==> flow/design.v <==
module ELM_Mitchw4(
    input [15:0] x,
    input [15:0] y,
    output [31:0] p
    );
    wire [1:0] sign_factor;
    wire [16:0] PP_2;
    wire [14:0] PP_1;
    wire [27:0] PP_0;
    PP_2_gen High(
        .x1(x[15:13]),
        .y(y),
        .sign_factor(sign_factor[1]),
        .PP(PP_2)
        );
    PP_1_gen Middle(
        .x(x[13:0]),
        .y1(y[15:13]),
        .sign_factor(sign_factor[0]),
        .PP(PP_1)
        );
    PP_0_gen Low(
        .x0(x[13:0]),
        .y0(y[13:0]),
        .PP(PP_0)
        );
    PP_add Final(
        .sign_factor(sign_factor),
        .PP_2(PP_2),
        .PP_1(PP_1),
        .PP_0(PP_0),
        .p(p)
        );
endmodule
module PP_2_gen(
    input [2:0] x1,
    input [15:0] y,
    output sign_factor,
    output [16:0] PP
    );
    wire one, two, sign;
    code encode_block(
        .one(one),
        .two(two),
        .sign(sign),
        .y2(x1[2]),
        .y1(x1[1]),
        .y0(x1[0])
        );
    wire [16:0] tmp1_pp; 
    assign tmp1_pp = {y[15],y};  
    wire [17:0] out1;
    assign out1[0] = sign;
    genvar i;
    generate
        for ( i = 0; i < 17; i = i+1 )
            begin : pp_rad4_first 
            product pp_pr(tmp1_pp[i],out1[i],one,two,sign,PP[i],out1[i+1]);
            end
    endgenerate
    sgn_gen sign_gen(one,two,sign,sign_factor);
endmodule
module PP_1_gen(
    input [13:0] x,
    input [2:0] y1,
    output sign_factor,
    output [14:0] PP
    );
    wire one, two, sign;
    code encode_block(
        .one(one),
        .two(two),
        .sign(sign),
        .y2(y1[2]),
        .y1(y1[1]),
        .y0(y1[0])
        );
    wire [14:0] tmp1_pp; 
    assign tmp1_pp = {x[13],x};  
    wire [15:0] out1;
    assign out1[0] = sign;
    genvar i;
    generate
        for ( i = 0; i < 15; i = i+1 )
            begin : pp_rad4_first 
            product pp_pr(tmp1_pp[i],out1[i],one,two,sign,PP[i],out1[i+1]);
            end
    endgenerate
    sgn_gen sign_gen(one,two,sign,sign_factor);
endmodule   
module code(one,two,sign,y2,y1,y0);  
	input y2,y1,y0;                     
	output one,two,sign;                
	wire [1:0]k;                        
	xor x1(one,y0,y1);                  
	xor x2(k[1],y2,y1);                 
	not n1(k[0],one);                   
	and a1(two,k[0],k[1]);              
	assign sign=y2;                     
endmodule       
module product(x1,x0,one,two,sign,p,i);
	input x1,x0,sign,one,two;
	output p,i;
	wire [1:0] k;
	xor xo1(i,x1,sign);
	and a1(k[1],i,one);
	and a0(k[0],x0,two);
	or o1(p,k[1],k[0]);
endmodule
module sgn_gen(one,two,sign,sign_factor);
    input sign,one,two;
    output sign_factor;
    wire k;
    or o1(k,one,two);
    and a1(sign_factor,sign,k);
endmodule
module PP_0_gen(
    input signed [13:0] x0,
    input signed [13:0] y0,
    output signed [27:0] PP
    );
    wire [13:0] x0_abs;
    assign x0_abs = x0 ^ {14{x0[13]}};
    wire [13:0] k_x0;
    wire zero_x0;
    wire [13:0] x0_abs2;
	assign x0_abs2 = x0_abs;
    LOD14 lod_x0(
        .data_i(x0_abs),
        .zero_o(zero_x0),
        .data_o(k_x0));
    wire [3:0] k_x0_enc;
    PriorityEncoder_14v2 PE_x0(
        .data_i(k_x0),
        .code_o(k_x0_enc));
    wire [2:0] x_shift;
    LBarrel Lshift_x0(
        .data_i(x0_abs2),
        .shift_i(k_x0),
        .data_o(x_shift));
    wire [13:0] y0_abs;
    assign y0_abs = y0 ^ {14{y0[13]}};
    wire [13:0] k_y0;
    wire zero_y0;
    LOD14 lod_y0(
        .data_i(y0_abs),
        .zero_o(zero_y0),
        .data_o(k_y0));
	wire [13:0] y0_abs2;
	assign y0_abs2 = y0_abs;  
    wire [3:0] k_y0_enc;
    PriorityEncoder_14v2 PE_y0(
        .data_i(k_y0),
        .code_o(k_y0_enc));
    wire [2:0] y_shift;
    LBarrel Lshift_y0(
        .data_i(y0_abs2),
        .shift_i(k_y0),
        .data_o(y_shift));
    wire [7:0] x_log;
    wire [7:0] y_log;
    wire [7:0] p_log;
    assign x_log = {1'b0,k_x0_enc,x_shift};
    assign y_log = {1'b0,k_y0_enc,y_shift};
    assign p_log = x_log + y_log;
    wire [19:0] p_l1b;
    wire [3:0] l1_input;
    assign l1_input = {1'b1,p_log[2:0]};
    L1Barrel L1shift_plog(
        .data_i(l1_input),
        .shift_i(p_log[6:3]),
        .data_o(p_l1b));
    wire [12:0] p_low;
    wire not_k_l5 = ~p_log[7];
    assign p_low = p_l1b[15:3] & {13{not_k_l5}};
    wire [3:0] p_med;
    assign p_med = p_log[7] ? p_l1b[3:0] : p_l1b[19:16];
    wire [10:0] p_high;
    assign p_high = p_l1b[14:4] & {11{p_log[7]}};
    wire [27:0] PP_abs;
    assign PP_abs = {p_high,p_med,p_low};
    wire p_sign;
    wire [27:0] PP_temp;
    assign p_sign = x0[13] ^ y0[13];
    assign PP_temp = PP_abs ^ {28{p_sign}};
    wire notZeroA, notZeroB, notZeroD;
    assign notZeroA = ~zero_x0 | x0[13] | x0[0];
    assign notZeroB = ~zero_y0 | y0[13] | y0[0];
    assign notZeroD = notZeroA & notZeroB;
    assign PP = notZeroD? PP_temp : 28'b0;
endmodule
module LOD14(
    input [13:0] data_i,
    output zero_o,
    output [13:0] data_o
    );
	 wire [13:0] z;
	 wire [3:0] zdet;
	 wire [3:0] select;
	 assign zdet[3] = |(data_i[13:12]);
	 assign zdet[2] = |(data_i[11:8]);
	 assign zdet[1] = |(data_i[7:4]);
	 assign zdet[0] = |(data_i[3:0]);
	 assign zero_o = ~( zdet[0]  | zdet[1] );
	 LOD4 lod4_1 (
		.data_i(data_i[3:0]), 
		.data_o(z[3:0])
	 );
	  LOD4 lod4_2 (
            .data_i(data_i[7:4]), 
            .data_o(z[7:4])
         );
      LOD4 lod4_3 (
           .data_i(data_i[11:8]), 
           .data_o(z[11:8])
        );
	 LOD2 lod2_4 (
                .data_i(data_i[13:12]), 
                .data_o(z[13:12])
             );
	 	LOD4 lod4_5 (
                .data_i(zdet), 
                .data_o(select)
             );
	Muxes2in1Array2 Inst_MUX214_3 (
         .data_i(z[13:12]), 
         .select_i(select[3]), 
         .data_o(data_o[13:12])
     );
	Muxes2in1Array4 Inst_MUX214_2 (
        .data_i(z[11:8]), 
        .select_i(select[2]), 
        .data_o(data_o[11:8])
    );
	 Muxes2in1Array4 Inst_MUX214_1 (
        .data_i(z[7:4]), 
        .select_i(select[1]), 
        .data_o(data_o[7:4])
    );
	 Muxes2in1Array4 Inst_MUX214_0 (
		.data_i(z[3:0]), 
		.select_i(select[0]), 
		.data_o(data_o[3:0])
    );
endmodule
module LOD4(
    input [3:0] data_i,
    output [3:0] data_o
    );
	 wire mux0;
	 wire mux1;
	 wire mux2;
	 assign mux2 = (data_i[3]==1) ? 1'b0 : 1'b1;
	 assign mux1 = (data_i[2]==1) ? 1'b0 : mux2;
	 assign mux0 = (data_i[1]==1) ? 1'b0 : mux1;
	 assign data_o[3] = data_i[3];
	 assign data_o[2] =(mux2 & data_i[2]);
	 assign data_o[1] =(mux1 & data_i[1]);
	 assign data_o[0] =(mux0 & data_i[0]);
endmodule
module LOD2(
    input [1:0] data_i,
    output [1:0] data_o
    );
	 assign data_o[1] = data_i[1];
	 assign data_o[0] =(~data_i[1] & data_i[0]);
endmodule
module Muxes2in1Array4(
    input [3:0] data_i,
    input select_i,
    output [3:0] data_o
    );
	assign data_o[3] = select_i ? data_i[3] : 1'b0;
	assign data_o[2] = select_i ? data_i[2] : 1'b0;
	assign data_o[1] = select_i ? data_i[1] : 1'b0;
	assign data_o[0] = select_i ? data_i[0] : 1'b0;
endmodule
module Muxes2in1Array2(
    input [1:0] data_i,
    input select_i,
    output [1:0] data_o
    );
	assign data_o[1] = select_i ? data_i[1] : 1'b0;
	assign data_o[0] = select_i ? data_i[0] : 1'b0;
endmodule
module PriorityEncoder_14(
    input [13:0] data_i,
    output reg [3:0] code_o
    );
	  always @*
		case (data_i)
	     14'b00000000000001 : code_o = 4'b0000;
         14'b00000000000010 : code_o = 4'b0001;
         14'b00000000000100 : code_o = 4'b0010;
         14'b00000000001000 : code_o = 4'b0011;
         14'b00000000010000 : code_o = 4'b0100;
         14'b00000000100000 : code_o = 4'b0101;
         14'b00000001000000 : code_o = 4'b0110;
         14'b00000010000000 : code_o = 4'b0111;
         14'b00000100000000 : code_o = 4'b1000;
         14'b00001000000000 : code_o = 4'b1001;
         14'b00010000000000 : code_o = 4'b1010;
         14'b00100000000000 : code_o = 4'b1011;
		 default  : code_o = 4'b1100;
		endcase		
endmodule
module PriorityEncoder_14v2(
    input [13:0] data_i,
    output [3:0] code_o
    );
	wire tmp10, tmp20,tmp30,tmp40;
	assign tmp10 = ~(~(data_i[1] | data_i[3]) & ~data_i[5]);
	assign tmp20 = ~(~(data_i[7] | data_i[9]) & ~data_i[11]);
	assign code_o[0] = tmp10 | tmp20;
	assign tmp30 = ~(~(data_i[2] | data_i[3]) & ~data_i[6]);
	assign tmp40 = ~(~(data_i[7] | data_i[10]) & ~data_i[11]);
	assign code_o[1] = tmp30 | tmp40;
	wire [1:0] tmp50, tmp60;
	wire tmp70, tmp80;
	assign tmp50 = ~ (data_i[5:4] | data_i[7:6]);
	assign tmp70 = ~&(tmp50);
	assign code_o[2] = tmp70 | data_i[12];
	assign tmp60 = ~ (data_i[9:8] | data_i[11:10]);
	assign tmp80 = ~&(tmp60);
	assign code_o[3] = tmp80 | data_i[12];
endmodule
module LBarrel(
    input [13:0] data_i,
    input [13:0] shift_i,
    output [2:0] data_o);
	wire [11:0] tmp1_l;  
	wire [5:0] tmp2_l;	 
	wire [2:0] tmp3_l;	 
	assign tmp1_l = ~(data_i[11:0] & shift_i[12:1]);
	assign tmp2_l = ~(tmp1_l[11:6] & tmp1_l[5:0]);	
    assign tmp3_l = ~(tmp2_l[5:3] | tmp2_l[2:0]);
	assign data_o[2] = 	~&tmp3_l;
	wire [11:0] tmp1_r;
	wire [5:0] tmp2_r;
	wire [2:0] tmp3_r;
	assign tmp1_r[11] = 1'b1;
	assign tmp1_r[10:0] = ~(data_i[10:0] & shift_i[12:2]);
	assign tmp2_r = ~(tmp1_r[11:6] & tmp1_r[5:0]);	
    assign tmp3_r = ~(tmp2_r[5:3] | tmp2_r[2:0]);
	assign data_o[1] = 	~&tmp3_r;
	wire [11:0] tmp1_u;
	wire [5:0] tmp2_u;
	wire [2:0] tmp3_u;
	assign tmp1_u[11] = 1'b1;
	assign tmp1_u[10] = 1'b1;
	assign tmp1_u[9:0] = ~(data_i[9:0] & shift_i[12:3]);
	assign tmp2_u = ~(tmp1_u[11:6] & tmp1_u[5:0]);	
    assign tmp3_u = ~(tmp2_u[5:3] | tmp2_u[2:0]);
	assign data_o[0] = 	~&tmp3_u;
endmodule
module L1Barrel(
    input [3:0] data_i,
    input [3:0] shift_i,
    output reg [19:0] data_o);
    always @*
        case (shift_i)
           4'b0000: data_o = data_i;
           4'b0001: data_o = data_i << 1;
           4'b0010: data_o = data_i << 2;
           4'b0011: data_o = data_i << 3;
           4'b0100: data_o = data_i << 4;
           4'b0101: data_o = data_i << 5;
           4'b0110: data_o = data_i << 6;
           4'b0111: data_o = data_i << 7;
           4'b1000: data_o = data_i << 8;
           4'b1001: data_o = data_i << 9;
           4'b1010: data_o = data_i << 10;
           4'b1011: data_o = data_i << 11;
           4'b1100: data_o = data_i << 12;
           4'b1101: data_o = data_i << 13;
           4'b1110: data_o = data_i << 14;
           default: data_o = data_i << 15;
        endcase
endmodule
module RBarell(
    input data_i,
    input shift_i,
    output [1:0] data_o);
    assign data_o[1] = ~shift_i;
    assign data_o[0] = shift_i | data_i;
endmodule
module PP_add(
    input [1:0] sign_factor,
    input [16:0] PP_2,
    input [14:0] PP_1,
    input [27:0] PP_0,
    output [31:0] p
    );
    wire [2:0] E_MSB;
    assign E_MSB[0] = ~ PP_0[27];
    assign E_MSB[1] = ~ PP_1[14];
    assign E_MSB[2] = ~ PP_2[16];
    wire [15:0] sum00_FA;
    wire [15:0] carry00_FA;
    wire [15:0] tmp001_FA;
    wire [15:0] tmp002_FA;
    wire [15:0] tmp003_FA;
    assign tmp001_FA = {E_MSB[0],PP_0[27],PP_0[27:14]};
    assign tmp002_FA = {E_MSB[1],PP_1};
    assign tmp003_FA = {PP_2[15:0]};
    genvar i001;
    generate
        for (i001 = 0; i001 < 16; i001 = i001 + 1)
            begin : pp_fad00
            FAd pp_fad(tmp001_FA[i001],tmp002_FA[i001], tmp003_FA[i001], carry00_FA[i001],sum00_FA[i001]);
            end
    endgenerate
    wire sum00_HA, carry00_HA;
    assign carry00_HA = PP_2[16];  
    assign sum00_HA = E_MSB[2];  
    wire [31:0] tmp1_add;
    wire [31:0] tmp2_add;
    assign tmp1_add = {E_MSB[2],sum00_HA,sum00_FA,PP_0[13:0]};
    assign tmp2_add = {carry00_HA,carry00_FA,sign_factor[1],{14{sign_factor[0]}}};
    assign p = tmp1_add + tmp2_add;
endmodule
module FAd(a,b,c,cy,sm);
	input a,b,c;
	output cy,sm;
	wire x,y,z;
	xor x1(x,a,b);
	xor x2(sm,x,c);
	and a1(y,a,b);
	and a2(z,x,c);
	or o1(cy,y,z);
endmodule 
`timescale 1ns / 10ps
module mult_top(
    input clk,
    input  [15:0] x,
    input  [15:0] y,
    output reg [31:0] p_out
    );
    wire [31:0] P_vec;
    reg [15:0] X_vec;
    reg [15:0] Y_vec;
    ELM_Mitchw4 mult(X_vec,Y_vec,P_vec); 
    always @(posedge clk) 
    begin
        p_out = P_vec;
        X_vec = x;
        Y_vec = y;
    end
endmodule 
## Step by step through the tools: mult_top

The steps from the RTL of mult_top to its reports follow in flow order.
Lines are those of the file above, counted from 1.
Operators carry their Yosys type and port widths (W data, S select, Z words).
Cell names lack the library's common part.
Not given: --

| set-up | value |
|---|---|
| top module | mult_top |
| clock port | clk |
| cell library | sky130hd |
| timing corner | tt_025C_1v80 |

## After elaboration

Counts by Yosys on the flattened word-level netlist (proc, flatten, opt, wreduce; memories kept). Register bits leave out memories and registers merged into their read ports (data or address); mux counts leave out enables and synchronous resets folded into registers. Print and check cells are left out. Cells with the same type and inputs are merged into one.

| storage and ports | value |
|---|---|
| input bits | 33 |
| register bits after elaboration | 64 |
| elaborated cells | 446 |

| cells by class | value |
|---|---|
| equal/unequal tests | 14 |
| reductions and logical operators | 29 |
| bitwise operators | 349 |
| mux-type cells | 49 |
| $add $sub $neg | 2 |

Operators with widths:

| kind | count |
|---|---|
| $pmux W19 S15 | 1 |
| $and A1 B1 Y1 | 131 |
| $or A1 B1 Y1 | 72 |
| $xor A1 B1 Y1 | 67 |
| $mux W1 | 46 |
| $and A6 B6 Y6 | 6 |
| $not A6 Y6 | 6 |
| $and A11 B11 Y11 | 3 |
| $add A32 B32 Y32 | 1 |
| $not A1 Y1 | 30 |
| $xor A14 B14 Y14 | 2 |
| $xor A28 B28 Y28 | 1 |
| $eq A4 B4 Y1 const B | 7 |
| $mux W28 | 1 |
| $and A12 B12 Y12 | 2 |
| $not A12 Y12 | 2 |
| $reduce_or A4 Y1 | 6 |
| $not A11 Y11 | 2 |
| $and A10 B10 Y10 | 2 |
| $not A10 Y10 | 2 |
| $or A3 B3 Y3 | 6 |
| $not A3 Y3 | 6 |
| $reduce_and A3 Y1 | 6 |
| $eq A4 B3 Y1 const B | 4 |
| $and A13 B13 Y13 | 1 |
| $logic_not A1 Y1 | 10 |
| $or A2 B2 Y2 | 4 |
| $not A2 Y2 | 4 |

Not listed: further kinds 7, cells in them 12.

## Longest topological paths

Depth = most cells in a row (Yosys ltp): at word level without a register or memory, in the mapped netlist without a sequential cell, where the memories' decode and read muxes count.

| logic depth | value |
|---|---|
| word-level depth | 26 |
| ABC_AREA | 0 |
| depth in mapped cells | 37 |
| gate-level depth less buffers | 33 |

## Netlist

The flow's flattened synthesis, as Yosys stat reports it; memories are mapped. The netlist is that of the ABC_AREA named above (0 if unset); the other value can give another one.

Cells by type:

| cell | count | area in all (sq um) |
|---|---|---|
| dfxtp_1 | 64 | 1.28E+03 |
| ha_1 | 38 | 475.456 |
| xnor2_1 | 45 | 394.128 |
| fa_1 | 18 | 360.346 |
| a21oi_1 | 65 | 325.312 |
| xor2_1 | 35 | 306.544 |
| nor2_1 | 80 | 300.288 |
| o21ai_0 | 60 | 300.288 |
| nand2_1 | 70 | 262.752 |
| inv_1 | 59 | 221.462 |
| clkbuf_1 | 53 | 198.941 |
| a211oi_1 | 22 | 165.158 |
| nor3_1 | 32 | 160.154 |
| a221oi_1 | 16 | 140.134 |
| nand3_1 | 25 | 125.12 |
| a21o_1 | 16 | 120.115 |
| a31oi_1 | 18 | 112.608 |
| o211ai_1 | 14 | 105.101 |

Not listed: further types 52, cells in them 190.

| mapped netlist | value |
|---|---|
| standard cells after synthesis | 920 |
| buffer cells | 65 |
| chip area (Yosys) | 6781.5 sq um |
| flip-flop cells | 64 |

The figures by module come from a second, unflattened synthesis with its own total; it is not the netlist above.

| second synthesis, totals | value |
|---|---|
| cells (unflattened synthesis) | 749 |
| area total of the unflattened synthesis | 6603.8 sq um |

Each row is one instance without its submodules.

By module:

| module | area (sq um) | seq. area (sq um) | instances | cells |
|---|---|---|---|---|
| PP_add | 1873.0 | 0.0 | 1 | 263 |
| mult_top | 1281.2 | 1281.2 | 1 | 64 |
| PP_0_gen | 1059.8 | 0.0 | 1 | 140 |
| (no name shown) | 17.5 | 0.0 | 32 | 2 |
| L1Barrel | 405.4 | 0.0 | 1 | 56 |
| LBarrel | 167.7 | 0.0 | 2 | 19 |
| FAd | 20.0 | 0.0 | 16 | 1 |
| LOD4 | 36.3 | 0.0 | 8 | 4 |
| Muxes2in1Array4 | 25.0 | 0.0 | 6 | 4 |
| PriorityEncoder_14v2 | 47.5 | 0.0 | 2 | 11 |
| LOD14 | 42.5 | 0.0 | 2 | 5 |
| code | 32.5 | 0.0 | 2 | 5 |
| LOD2 | 21.3 | 0.0 | 2 | 2 |
| Muxes2in1Array2 | 12.5 | 0.0 | 2 | 2 |

Further modules, not shown: 4.

## Worst setup path after synthesis

OpenSTA on the mapped netlist: ideal clock, no wires. The path of least setup slack (recovery checks aside). Input and output delay are each 20% of the period. Register names are those of the netlist, which keeps one name where synthesis merged equal registers.

| timing after synthesis | value |
|---|---|
| path type | flip-flop to flip-flop |
| start point | register Y_vec[11] |
| end point | register p_out[30] |
| period | 14.3 ns |
| path delay | 6.663 ns |
| path buffers | 3 |
| library setup time | 0.072 ns |
| slack | 7.636 ns |
| arrival time | 6.591 ns |
| driving pins on the path | 35 |
| synthesis period reached | 6.664 ns |

"path delay" = arrival - input delay + setup time.
"driving pins on the path" counts driving pins, that of a launching flip-flop among them; a cell with two outputs on the path counts twice.
"synthesis period reached" = period - worst setup slack (recovery checks aside). The figure is calculated, with input and output delays left at 20% of the set period.
The rows between start and end are the longest chain of elaborated cells between them; the timing report does not say that the signal goes this way. Where chains are equally long, one stands for them.
A line is the first line of the expression or statement that the cell stems from. Yosys adds cells for indexed reads and writes and turns some case tables into memories.

| between the ends, after synthesis | value |
|---|---|
| cells stage by stage | dfxtp_1 > clkbuf_1 > nor3_1 > nand3_1 > o21a_1 > clkbuf_1 > nand2b_1 > a21boi_0 > o221ai_1 > a2111oi_0 > a31oi_1 > ha_1 > inv_1 > fa_1 > nor2b_1 > o21a_1 > or3_1 > and2_4 > buf_6 > a211o_1 > mux2i_1 > nand3_1 > xnor2_1 > nand2_1 > fa_1 > inv_1 > ha_1 > a21o_1 > a221oi_1 > nor3b_1 > a21oi_1 > o31ai_1 > nand3b_1 > a31oi_1 > xnor2_1 |
| length of the longest elaborated chain | 25 |

Ends and longest elaborated chain, after synthesis:

| item | line | RTL |
|---|---|---|
| from (decl) | 441 | `reg [15:0] Y_vec;` |
| from (assign) | 447 | `Y_vec = y;` |
| $xor A14 B14 Y14 | 142 | `assign y0_abs = y0 ^ {14{y0[13]}};` |
| $reduce_or A4 Y1 | 201 | `assign zdet[2] = \|(data_i[11:8]);` |
| $mux W1 | 254 | `assign mux1 = (data_i[2]==1) ? 1'b0 : mux2;` |
| $mux W1 | 255 | `assign mux0 = (data_i[1]==1) ? 1'b0 : mux1;` |
| $and A1 B1 Y1 | 259 | `assign data_o[0] =(mux0 & data_i[0]);` |
| $mux W1 | 273 | `assign data_o[3] = select_i ? data_i[3] : 1'b0;` |
| $and A10 B10 Y10 | 351 | `assign tmp1_u[9:0] = ~(data_i[9:0] & shift_i[12:3]);` |
| [... 11 more ...] | -- |  |
| $xor A28 B28 Y28 | 185 | `assign PP_temp = PP_abs ^ {28{p_sign}};` |
| $mux W28 | 190 | `assign PP = notZeroD? PP_temp : 28'b0;` |
| $not A1 Y1 | 395 | `assign E_MSB[0] = ~ PP_0[27];` |
| $xor A1 B1 Y1 | 426 | `xor x1(x,a,b);` |
| $and A1 B1 Y1 | 429 | `and a2(z,x,c);` |
| $or A1 B1 Y1 | 430 | `or o1(cy,y,z);` |
| $add A32 B32 Y32 | 420 | `assign p = tmp1_add + tmp2_add;` |
| to (assign) | 445 | `p_out = P_vec;` |
| to (decl) | 437 | `output reg [31:0] p_out` |

## Worst path after layout

From the final timing report of run 1: the path of least setup slack in the routed layout; clock arrival at registers is part of the times.

| timing after layout | value |
|---|---|
| path type | flip-flop to flip-flop |
| start point | register Y_vec[11] |
| end point | register p_out[30] |
| driving pins on the path | 34 |
| path buffers | 3 |
| period | 4.8 ns |
| arrival time | 6.69 ns |
| library setup time | 0.11 ns |
| slack | -1.65 ns |

The rows between start and end are the longest chain of elaborated cells between them; the timing report does not say that the signal goes this way. Where chains are equally long, one stands for them.

| between the ends, after layout | value |
|---|---|
| cells stage by stage | dfxtp_4 > buf_12 > nor2_1 > o32a_1 > a211oi_2 > o21ai_2 > nand2_1 > o21ai_1 > a21oi_2 > o211ai_1 > ha_1 > nor2b_2 > o21a_1 > or3_4 > and2_4 > mux2_4 > o211ai_1 > buf_4 > buf_6 > nor3_2 > xnor2_1 > nor2_1 > ha_2 > inv_2 > fa_2 > nand2b_4 > a211oi_4 > o311ai_2 > a21o_1 > a21oi_4 > o31ai_4 > nand3b_1 > a31oi_2 > xnor2_1 |
| length of the longest elaborated chain | 25 |

Ends and longest elaborated chain, after layout:

| item | line | RTL |
|---|---|---|
| from (decl) | 441 | `reg [15:0] Y_vec;` |
| from (assign) | 447 | `Y_vec = y;` |
| $xor A14 B14 Y14 | 142 | `assign y0_abs = y0 ^ {14{y0[13]}};` |
| $reduce_or A4 Y1 | 201 | `assign zdet[2] = \|(data_i[11:8]);` |
| $mux W1 | 254 | `assign mux1 = (data_i[2]==1) ? 1'b0 : mux2;` |
| $mux W1 | 255 | `assign mux0 = (data_i[1]==1) ? 1'b0 : mux1;` |
| $and A1 B1 Y1 | 259 | `assign data_o[0] =(mux0 & data_i[0]);` |
| $mux W1 | 273 | `assign data_o[3] = select_i ? data_i[3] : 1'b0;` |
| $and A10 B10 Y10 | 351 | `assign tmp1_u[9:0] = ~(data_i[9:0] & shift_i[12:3]);` |
| [... 11 more ...] | -- |  |
| $xor A28 B28 Y28 | 185 | `assign PP_temp = PP_abs ^ {28{p_sign}};` |
| $mux W28 | 190 | `assign PP = notZeroD? PP_temp : 28'b0;` |
| $not A1 Y1 | 395 | `assign E_MSB[0] = ~ PP_0[27];` |
| $xor A1 B1 Y1 | 426 | `xor x1(x,a,b);` |
| $and A1 B1 Y1 | 429 | `and a2(z,x,c);` |
| $or A1 B1 Y1 | 430 | `or o1(cy,y,z);` |
| $add A32 B32 Y32 | 420 | `assign p = tmp1_add + tmp2_add;` |
| to (assign) | 445 | `p_out = P_vec;` |
| to (decl) | 437 | `output reg [31:0] p_out` |

Ticket comment

Measured data: module mult_top, platform sky130hd, 2 stored runs of the flow under differing settings, order arbitrary. Input and output delays are each 20% of the period that was set; the output load is 0.01 pF.
By "clock period reached" is meant the clock period of the run minus its worst setup slack. This is arithmetic on one report: input and output delays are still those of the set period (20% each).
"power consumption" is the tool's figure for a default switching activity; nothing was simulated.
A setting shown as n/a is not set for that run.

| stored run | period_ns | CAP_MARGIN | CORE_MARGIN | CORE_UTILIZATION | SLEW_MARGIN | SETUP_SLACK_MARGIN | PLACE_DENSITY_LB_ADDON | ABC_AREA | GPL_ROUTABILITY_DRIVEN | setup TNS (ns) | setup slack of the critical path (ns) | utilization (%) | netlist area reported by Yosys (sq um) | worst-case hold slack (ns) | die size (sq um) | power consumption (mW) | clock period reached (ns) |
|---|---|---|---|---|---|---|---|---|---|---|---|---|---|---|---|---|---|
| run 1 | 4.8 | 20 | 2 | 40 | 20 | n/a | n/a | n/a | n/a | -35.977 | -1.654 | 66.3 | 6781.5 | 0.977 | 18011.0 | 5.043 | 6.454 |
| run 2 | 4.35 | 20 | 2 | 31 | 0 | -0.31 | 0.11 | 1 | 0 | -24.142 | -1.073 | 53.5 | 6990.5 | 0.961 | 23766.8 | 7.389 | 5.423 |
